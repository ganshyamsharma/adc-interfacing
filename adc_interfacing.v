==> flow/design.v <==
`timescale 1ns / 1ns
module ADC(
	input i_clk_100MHz, i_intr_n, i_reset,
	input [7:0] i_adc_data,
	output i_cs_n, i_rd_n, i_wr_n, 
	output reg o_adc_clk_1MHz,
	output [7:0] o_adc_data
);
	parameter S0 = 0, S1 = 1, S2 = 2, S3 = 3, S4 = 4, S5 = 5, S6 = 6;
	reg [7:0] r_adc_data;
	reg [2:0] r_state, r_next_state;
	reg [$clog2(15)-1 : 0] r_counter0;
	reg [$clog2(1300)-1 : 0] r_counter1;
	reg [$clog2(50)-1 : 0] r_counter_clk;
	wire w_counter0_en, w_counter1_en;
	always @(*) begin
		case(r_state)
			S0: r_next_state = S1;
			S1: r_next_state = (r_counter0 == 11) ? S2 : S1;
			S2: r_next_state = (r_counter0 == 14) ? S3 : S2;
			S3: r_next_state = (~i_intr_n) ? S4 : S3;
			S4: r_next_state = (r_counter1 == 999) ? S5 : S4;
			S5: r_next_state = (r_counter1 == 1099) ? S6 : S5;
			S6: r_next_state = (r_counter1 == 1299) ? S0 : S6;
			default: r_next_state = S0;
		endcase
	end
	always @(posedge i_clk_100MHz) begin
		if(i_reset)
			r_state <= S0;
		else
			r_state <= r_next_state;
	end
	always @(posedge i_clk_100MHz) begin
		if(w_counter0_en)
			r_counter0 <= r_counter0 + 1'b1;
		else
			r_counter0 <= 0;
		if(w_counter1_en)
			r_counter1 <= r_counter1 + 1'b1;
		else
			r_counter1 <= 0;
	end
	always @(posedge i_clk_100MHz) begin
		if(r_counter1 == 1029)
			r_adc_dataadc_data <= i_adc_data;
		else
			r_adc_data <= r_adc_data;
	end
	always @(posedge i_clk_100MHz) begin
	   if(i_reset) begin
	       r_counter_clk <= 0;
	       o_adc_clk_1MHz <= 0;
	   end
	   else if (r_counter_clk == 49) begin
	       o_adc_clk_1MHz <= ~o_adc_clk_1MHz;      
	       r_counter_clk <= 0;
	   end
	   else
	       r_counter_clk <= r_counter_clk + 1'b1;
	end
	assign i_cs_n = (r_state == S0) | (r_state == S3) | (r_state == S6);
	assign i_wr_n = (r_state == S0) | (r_state == S2) | (r_state == S3) | (r_state == S4) | (r_state == S5) | (r_state == S6);
	assign i_rd_n = (r_state == S0) | (r_state == S1) | (r_state == S2) | (r_state == S3) | (r_state == S4) | (r_state == S6);
	assign w_counter1_en = (r_state == S4) | (r_state == S5) | (r_state == S6);
	assign w_counter0_en = (r_state == S1) | (r_state == S2);
	assign o_adc_data = adc_data;
endmodule
# ---- From RTL to reports: ADC
# Tool output for the design above, in the order of the flow.
# Lines are those of the file above, counted from 1.
# Operators carry their Yosys type and port widths (W data, S select, Z words).
# Cell names lack the library's common part.
# Not given: n/a
dict set report setup {
  top_module {ADC}
  clk_port {i_clk_100MHz}
  library {sky130hd}
  pvt_corner {tt_025C_1v80}
}

# ---- Word-level counts
# Source: Yosys, flattened and elaborated, memories not mapped. Widths are those after wreduce. Registers that Yosys merges into a memory's read port (data or address) are not register bits. Print and check cells do not count. Equal cells are merged and count once.
dict set report bits {
  clocked_rd_ports_x_width 0
  mem_bits_ro 0
  mem_count 0
  ram_bits 0
  output_inout_bits 12
  ff_bits 25
  word_cells 45
  latch_bits 0
}
dict set report op_classes {
  n_mux 7
  n_shift 0
  mul 0
  n_addsub 3
  n_eq 12
  n_cmp 0
  reduce_and_logical 2
  bitwise 16
  div 0
}
# operator n
set ops {}
lappend ops {{$eq A11 B11 Y1 const B} 2}
lappend ops {{$pmux W3 S7} 1}
lappend ops {{$or A1 B1 Y1} 15}
lappend ops {{$add A11 B1 Y11 const B} 1}
lappend ops {{$eq A11 B10 Y1 const B} 1}
lappend ops {{$eq A3 B3 Y1 const B} 3}
lappend ops {{$eq A4 B4 Y1 const B} 2}
lappend ops {{$eq A3 B2 Y1 const B} 2}
lappend ops {{$add A6 B1 Y6 const B} 1}
lappend ops {{$eq A6 B6 Y1 const B} 1}
lappend ops {{$mux W3} 2}
lappend ops {{$add A4 B1 Y4 const B} 1}
lappend ops {{$mux W2} 2}
lappend ops {{$eq A3 B1 Y1 const B} 1}
lappend ops {{$logic_not A3 Y1} 1}
lappend ops {{$reduce_or A2 Y1} 1}
lappend ops {{$mux W1} 2}
lappend ops {{$not A1 Y1} 1}

# ---- Logic depth
# Longest topological path by Yosys (ltp), each cell counted once; first at word level (registers and memories cut), then after technology mapping (sequential cells cut; the memories' decode and read muxes count).
dict set report depth {
  depth_word 6
  ABC_AREA 0
  ltp_mapped 5
  depth_no_buf 5
}

# ---- Mapped cells and area
# The flow's flattened synthesis, as Yosys stat reports it; memories are mapped. The netlist is that of the ABC_AREA named above (0 if unset); the other value can give another one.
# cell n type_area_um2
set by_type {}
lappend by_type {dfxtp_1 29 580.557}
lappend by_type {ha_1 5 62.56}
lappend by_type {buf_4 8 60.058}
lappend by_type {nor2_1 16 60.058}
lappend by_type {a21oi_1 10 50.048}
lappend by_type {or4_1 6 45.043}
lappend by_type {xor2_1 5 43.792}
lappend by_type {or3_1 6 37.536}
lappend by_type {nand3_1 7 35.034}
lappend by_type {nand2_1 9 33.782}
lappend by_type {o21ai_0 6 30.029}
lappend by_type {o31ai_1 4 30.029}
lappend by_type {xnor2_1 3 26.275}
lappend by_type {inv_1 5 18.768}
lappend by_type {and4bb_2 1 12.512}
lappend by_type {nand4_1 2 12.512}
lappend by_type {nand4_2 1 12.512}
lappend by_type {nor4_1 2 12.512}
# Other cell types: 18; their cells: 18.
dict set report synth_totals {
  cells 143
  ffs 29
  area_um2 1303.8
}

# ---- Worst setup path after synthesis
# Path of least setup slack by OpenSTA after synthesis, without wires, with an ideal clock, recovery checks aside; 20% of the period is set as input and as output delay. Where synthesis merged equal registers, the netlist keeps one of their names.
dict set report synth_path {
  path_kind {flip-flop to output port}
  startpoint {register r_state}
  endpoint {output i_rd_n}
  required_ps 1216
  driving_pins 3
  tclk_ps 1520
  path_delay_ps 1216
  path_slack_ps 0
  arrival_time_ps 1216
  synth_period_reached_ps 1520
}
# "path_delay_ps" is the arrival time less input delay plus setup time.
# At an output port there is no setup time.
# "driving_pins": output pins that drive a net of the path, with the launching flip-flop's if there is one; two outputs of one cell count as two.
# "synth_period_reached_ps" is the clock period less the worst setup slack; recovery checks do not enter. This is arithmetic on one report: input and output delays are still those of the set period (20% each).
# Where an end lacks its bit number, it is one bit of the signal, or one of the new flip-flops if synthesis recoded a state register.
# The rows between start and end are the longest chain of elaborated cells between them; the timing report does not say that the signal goes this way. Where chains are equally long, one stands for them.
# Each line given opens the expression or statement behind the cell; cells for indexed reads and writes are added by Yosys, which also makes memories of some case tables.
dict set report synth_via {
  cell_sequence {dfxtp_1 or3_1 or4_1}
  elab_chain_len 6
  cone_cells 11
  classes_between {eq/ne (5); logic (5); reduce/logical (1)}
}
# item line_no
set synth_lines {}
lappend synth_lines {{from (decl)} 11} ;# reg [2:0] r_state, r_next_state;
lappend synth_lines {{from (assign)} 30} ;# r_state <= S0;
lappend synth_lines {{from (assign)} 32} ;# r_state <= r_next_state;
lappend synth_lines {{$logic_not A3 Y1} 64} ;# assign i_rd_n = (r_state == S0) | (r_state == S1) | (r_state == S2) | (r_state == S3) | (r_state == S4) | (r_s ...
lappend synth_lines {{$or A1 B1 Y1 x5} 64}
lappend synth_lines {{to (decl)} 5} ;# output i_cs_n, i_rd_n, i_wr_n,
# Nets of the timed path that keep an RTL name, with a line that drives or declares them; the list need not be complete.
# signal line_no
set synth_nets {}
lappend synth_nets {i_cs_n 62} ;# assign i_cs_n = (r_state == S0) | (r_state == S3) | (r_state == S6);

# ---- Timing after layout
# Path of least setup slack in the final report of stored run 2 (OpenROAD, finished layout, wires in). Where an end is a register, its clock arrival counts in the times.
# The report prints the path's times to 10 ps; the period is as set.
dict set report layout_path {
  path_kind {flip-flop to output port}
  startpoint {register r_state}
  endpoint {output i_rd_n}
  required_ps 1080
  path_slack_ps -510
  driving_pins 4
  arrival_time_ps 1590
  tclk_ps 1350
}
# Where an end lacks its bit number, it is one bit of the signal, or one of the new flip-flops if synthesis recoded a state register.
dict set report layout_via {
  cell_sequence {dfxtp_2 or3_4 or4_4 buf_6}
}
# item line_no
set layout_lines {}
lappend layout_lines {{from (decl)} 11} ;# reg [2:0] r_state, r_next_state;
lappend layout_lines {{from (assign)} 30} ;# r_state <= S0;
lappend layout_lines {{from (assign)} 32} ;# r_state <= r_next_state;
lappend layout_lines {{to (decl)} 5} ;# output i_cs_n, i_rd_n, i_wr_n,
# No chain of elaborated cells between the ends is given.

; Measured results for ADC: 2 stored runs of the Yosys and OpenROAD flow on sky130hd. The settings differ; the order carries no meaning. The constraints put input and output delay at 20% of the set period each and load the outputs with 0.01 pF.
; "clock_period_reached_ps" means the clock period less the worst setup slack. The figure is calculated, with input and output delays left at 20% of the set period.
; By "worst_path_time_ps" is meant the share of the clock period that the worst setup path is allowed (20% is reserved at inputs, 20% at outputs), minus its slack. Clock arrival times at its registers enter into it.
; "totalPower_uw" rests on the timing tool's default activity at the inputs, not on a simulated workload.
; "worst_path_time_ps" is given in steps of 10 ps.

[stored run 1: settings]
period_ns = 2.66
CORE_UTILIZATION = 67
SETUP_SLACK_MARGIN = 0.39
PLACE_DENSITY_LB_ADDON = 0.23
CORE_ASPECT_RATIO = 0.86
CELL_PAD_IN_SITES_GLOBAL_PLACEMENT = 3
CELL_PAD_IN_SITES_DETAIL_PLACEMENT = 2
GPL_TIMING_DRIVEN = 0
GPL_ROUTABILITY_DRIVEN = 0
CTS_CLUSTER_DIAMETER = 303
MIN_ROUTING_LAYER = met2
CAP_MARGIN = 20
CORE_MARGIN = 2
SLEW_MARGIN = 20
[stored run 1: results]
outcome = incomplete, placement halted on FLW-0024

[stored run 2: settings]
period_ns = 1.35
CAP_MARGIN = 20
CORE_MARGIN = 2
CORE_UTILIZATION = 40
SLEW_MARGIN = 20
[stored run 2: results]
layout_stdcell_area_um2 = 1681.6
fin_tns_ps = -1302
totalPower_uw = 1534
fin_hold_ws_ps = 476
synthesis_area_um2 = 1303.8
worst_path_time_ps = 1590
critical_path_kind = flip-flop to output port
design.die.area_um2 = 3732.0
clock_period_reached_ps = 1863
fin_util_pct = 54.6
timing.setup.ws_ps = -513
